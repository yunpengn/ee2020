==> flow/design.v <==
`timescale 1ns / 1ps
module music_node_selector(
    input clk,
    input [5:0] select,
    output [11:0] out
    );
    wire [4:0] node_select;
    wire [11:0] square_out;
    wire [11:0] triangle_out;
    assign node_select = { select[4], select[3], select[2], select[1], select[0] };
    square_node_generator square_node(clk, node_select, square_out);
    triangle_node_generator triangle_node(clk, node_select, triangle_out);
    assign out = select[5] ? triangle_out : square_out;
endmodule
`timescale 1ns / 1ps
module square_node_generator(
    input clk,
    input [4:0] select,
    output reg [11:0] out
    );
    reg [17:0] doi = 190839;
    reg [17:0] re = 170067;
    reg [17:0] mi = 151514;
    reg [17:0] fa = 143265;
    reg [17:0] so = 127550;
    wire [17:0] count_until;
    assign count_until = select[0] ? doi
                      : (select[1] ? re
                      : (select[2] ? mi
                      : (select[3] ? fa
                      : so)));
    reg [17:0] count = 0;
    reg slow_clock = 0;
    always @(posedge clk) begin
        count <= (count == count_until) ? 0 : count + 1;
        slow_clock <= (select == 0) ? 1'bz
                                    : ((count == 0) ? ~slow_clock
                                                    : slow_clock);
        out = {12{slow_clock}};
    end
endmodule
`timescale 1ns / 1ps
module triangle_node_generator(
    input clk,
    input [4:0] select,
    output reg [11:0] out
    );
    parameter doi_inc = 23;
    parameter re_inc = 21;
    parameter mi_inc = 18;
    parameter fa_inc = 17;
    parameter so_inc = 16;
    parameter max_out = 4095;    
    wire [7:0] increment_until;
    assign increment_until = select[0] ? doi_inc
                                       : (select[1] ? re_inc
                                                    : (select[2] ? mi_inc
                                                                 : (select[3] ? fa_inc : so_inc)));
    reg [7:0] increment_count = 0;
    reg increase_or_decrease = 1;
    initial begin
        out = 1;
    end
    always @(posedge clk) begin
        increment_count = (increment_count == increment_until) ? 0 : increment_count + 1;
        increase_or_decrease = (out == 0) ? 1
                                          : ((out == max_out) ? 0 : increase_or_decrease);
        if (select == 0) begin
            out = {12{1'b0}};
        end else begin
            out = (increment_count == 0) ? (increase_or_decrease ? out + 1 : out - 1)
                                         : out;
        end
    end
endmodule
**Step by step through the tools: music_node_selector**

Tool output for the design above, in the order of the flow.
Lines are those of the file above, counted from 1.
Operators carry their Yosys type and port widths (W data, S select, Z words).
Cell names lack the library's common part.
A cell with -- has no value.

- Top: music_node_selector
- Clock port: clk
- Cell library: sky130hd
- Corner: tt_025C_1v80

**Word level**

Counts by Yosys on the flattened word-level netlist (proc, flatten, opt, wreduce; memories kept). Register bits leave out memories and registers merged into their read ports (data or address). Print and check cells are left out. Cells with the same type and inputs are merged into one.

- Flip-flop bits (word level): 41
- Input bits: 7

- Add/sub/neg operators: 4
- Equality and inequality tests: 3
- Mux-type cells: 15
- Bitwise operators: 1
- Reductions and logical operators: 5

Operator list:

| cell | number |
|---|---|
| $mux W18 | 4 |
| $mux W8 | 4 |
| $mux W12 | 2 |
| $add A18 B1 Y18 const B | 1 |
| $eq A18 B18 Y1 | 1 |
| $logic_not A18 Y1 | 1 |
| $add A12 B1 Y12 const B | 1 |
| $sub A12 B1 Y12 const B | 1 |
| $eq A12 B12 Y1 const B | 1 |
| $logic_not A12 Y1 | 1 |
| $add A8 B1 Y8 const B | 1 |
| $eq A8 B8 Y1 | 1 |
| $logic_not A8 Y1 | 1 |
| $logic_not A5 Y1 | 1 |
| $mux W1 | 5 |
| $reduce_bool A2 Y1 | 1 |
| $not A1 Y1 | 1 |

**Logic depth**

Longest topological path by Yosys (ltp), each cell counted once; first at word level (registers and memories cut), then after technology mapping (sequential cells cut; the memories' decode and read muxes count).

- Word-level depth: 7
- ABC_AREA: 1
- Depth in mapped cells: 17

**Synthesis result**

Yosys stat after the flow's synthesis: flattened, memories mapped to cells. It holds for the ABC_AREA given above (unset counts as 0); a run with the other value may have another netlist.
Totals and module areas in this step are rounded.

Cell types:

| cell type | number | total area (um2) |
|---|---|---|
| dfxtp_1 | 40 | 800.768 |
| nand2_1 | 130 | 487.968 |
| inv_1 | 79 | 296.534 |
| nor2_1 | 73 | 274.013 |
| xor2_1 | 29 | 253.994 |
| nand3_1 | 36 | 180.173 |
| ha_1 | 13 | 162.656 |
| o21ai_0 | 22 | 110.106 |
| nor3_1 | 14 | 70.067 |
| nand4_1 | 11 | 68.816 |
| nor2_4 | 4 | 45.043 |
| xnor2_1 | 5 | 43.792 |
| edfxtp_1 | 1 | 30.029 |
| o21bai_1 | 4 | 30.029 |
| a21oi_1 | 5 | 25.024 |
| nand2_2 | 4 | 25.024 |
| fa_1 | 1 | 20.019 |
| and3_1 | 3 | 18.768 |

Not listed: further types 17, cells in them 22.

- Standard cells after synthesis: 496
- Mapped area: 0.00309 mm2
- Sequential area: 0.000831 mm2
- Mapped flip-flops: 41
- Buffer cells: 6

**Worst setup path after synthesis**

Path of least setup slack by OpenSTA after synthesis, without wires, with an ideal clock, recovery checks aside; 20% of the period is set as input and as output delay. Where synthesis merged equal registers, the netlist keeps one of their names.

- Kind: reg2reg
- Start: reg triangle_node.out[11]
- End: reg triangle_node.out[5]
- Clock period: 3.09 ns
- Time at the first pin: 0.000 ns
- Arrival time: 2.118 ns
- Required time: 2.977 ns
- Setup slack: 0.860 ns
- Delay of the path: 2.231 ns
- Stages: 15
- Period reached after synthesis: 2.23 ns

"delay of the path" is the arrival time less input delay plus setup time.
"stages" counts driving pins, that of a launching flip-flop among them; a cell with two outputs on the path counts twice.
"period reached after synthesis" = period - worst setup slack (recovery checks aside). The figure is calculated, with input and output delays left at 20% of the set period.
The rows between start and end are the longest chain of elaborated cells between them; the timing report does not say that the signal goes this way. Where chains are equally long, one stands for them.
Each line given opens the expression or statement behind the cell; cells for indexed reads and writes are added by Yosys, which also makes memories of some case tables.

- Cells stage by stage: dfxtp_1 -> inv_1 -> nor3_1 -> nand3_1 -> nand2_1 -> nand2_1 -> inv_1 -> ha_1 -> a21oi_1 -> o21ai_0 -> a21oi_1 -> xor2_1 -> nand2_1 -> nand2_1 -> nor2_1
- Cells in the longest elaborated chain: 4
- Elaborated cells between the ends (all ways): 5
- Source lines of those cells: 3
- Those cells by class: 1 x eq/ne; 3 x mux; 1 x reduce/logical

RTL lines, path post-synthesis:

| what | RTL line | text |
|---|---|---|
| start, declared | 46 | `output reg [11:0] out` |
| start, assigned | 69 | `out = {12{1'b0}};` |
| start, assigned | 71 | `out = (increment_count == 0) ? (increase_or_decrease ? out + 1 : out - 1)` |
| $eq A12 B12 Y1 | 67 | `: ((out == max_out) ? 0 : increase_or_decrease);` |
| $mux W1 | 67 |  |
| $mux W1 | 66 | `increase_or_decrease = (out == 0) ? 1` |
| $mux W12 | 71 |  |
| end, assigned | 69 |  |
| end, assigned | 71 |  |
| end, declared | 46 |  |

**Path in the finished layout**

Path of least setup slack in the final report of flow run A (OpenROAD, finished layout, wires in). Where an end is a register, its clock arrival counts in the times.

- Kind: reg2reg
- Start: reg triangle_node.out[0]
- End: reg triangle_node.out[11]
- Clock period: 2.85 ns
- Time at the first pin: 0.29 ns
- Arrival time: 3.05 ns
- Required time: 3.09 ns
- Setup slack: 0.04 ns
- Stages: 18

The rows between start and end are the longest chain of elaborated cells between them; the timing report does not say that the signal goes this way. Where chains are equally long, one stands for them.

- Cells stage by stage: dfxtp_1 -> inv_1 -> nand4_1 -> nor2_1 -> nand2_1 -> nand2_2 -> clkinvlp_4 -> clkbuf_2 -> ha_1 -> inv_1 -> o21ai_0 -> a21oi_1 -> nand2_1 -> nor2_1 -> nand3_1 -> nand2_1 -> nor2_1 -> nor2_1
- Cells in the longest elaborated chain: 4
- Elaborated cells between the ends (all ways): 7
- Source lines of those cells: 3
- Those cells by class: 2 x add/sub; 1 x eq/ne; 3 x mux; 1 x reduce/logical

RTL lines, path post-layout:

| what | RTL line | text |
|---|---|---|
| start, declared | 46 | `output reg [11:0] out` |
| start, assigned | 69 | `out = {12{1'b0}};` |
| start, assigned | 71 | `out = (increment_count == 0) ? (increase_or_decrease ? out + 1 : out - 1)` |
| $eq A12 B12 Y1 | 67 | `: ((out == max_out) ? 0 : increase_or_decrease);` |
| $mux W1 | 67 |  |
| $mux W1 | 66 | `increase_or_decrease = (out == 0) ? 1` |
| $mux W12 | 71 |  |
| end, assigned | 69 |  |
| end, assigned | 71 |  |
| end, declared | 46 |  |

Lab notebook: music_node_selector

Record of 2 stored runs of the RTL-to-layout flow on music_node_selector, platform sky130hd. The runs are unordered. Constraints: input delay and output delay 20% of the set period each, output load 0.01 pF.
"period achieved" = clock period - worst setup slack. The figure is calculated, with input and output delays left at 20% of the set period.
"critical setup path time" = time allowed to the worst setup path (clock period - input delay - output delay, where it has them) - its slack; a late launch clock adds to it, a late capture clock takes from it.
Measured values are rounded.
Settings: - = not set for that run.

| setting or result | flow run A | flow run B |
|---|---|---|
| period_ns | 2.85 | 3.49 |
| CORE_UTILIZATION | 63 | 18 |
| SETUP_SLACK_MARGIN | -0.21 | 0.15 |
| PLACE_DENSITY_LB_ADDON | 0.19 | - |
| TNS_END_PERCENT | 5 | - |
| ABC_AREA | 1 | - |
| GPL_TIMING_DRIVEN | 1 | - |
| SLEW_MARGIN | 10 | 20 |
| MIN_ROUTING_LAYER | met1 | - |
| CAP_MARGIN | 20 | 20 |
| CORE_MARGIN | 2 | 4 |
| CORE_ASPECT_RATIO | - | 0.86 |
| CTS_CLUSTER_SIZE | - | 84 |
| period achieved (ns) | 2.808 | 2.995 |
| setup slack of the worst path (ns) | 0.042 | 0.495 |
| total die area (mm2) | 0.00548 | 0.0175 |
| critical setup path time (ns) | 2.81 | 3.00 |
| critical path kind | reg2reg | reg2reg |
| standard-cell area after layout (mm2) | 0.00346 | 0.00333 |
| final worst hold slack (ns) | 0.427 | 0.369 |
| setup total negative slack (ns) | 0.000 | 0.000 |
| post-synthesis cell area (mm2) | 0.00309 | 0.00278 |
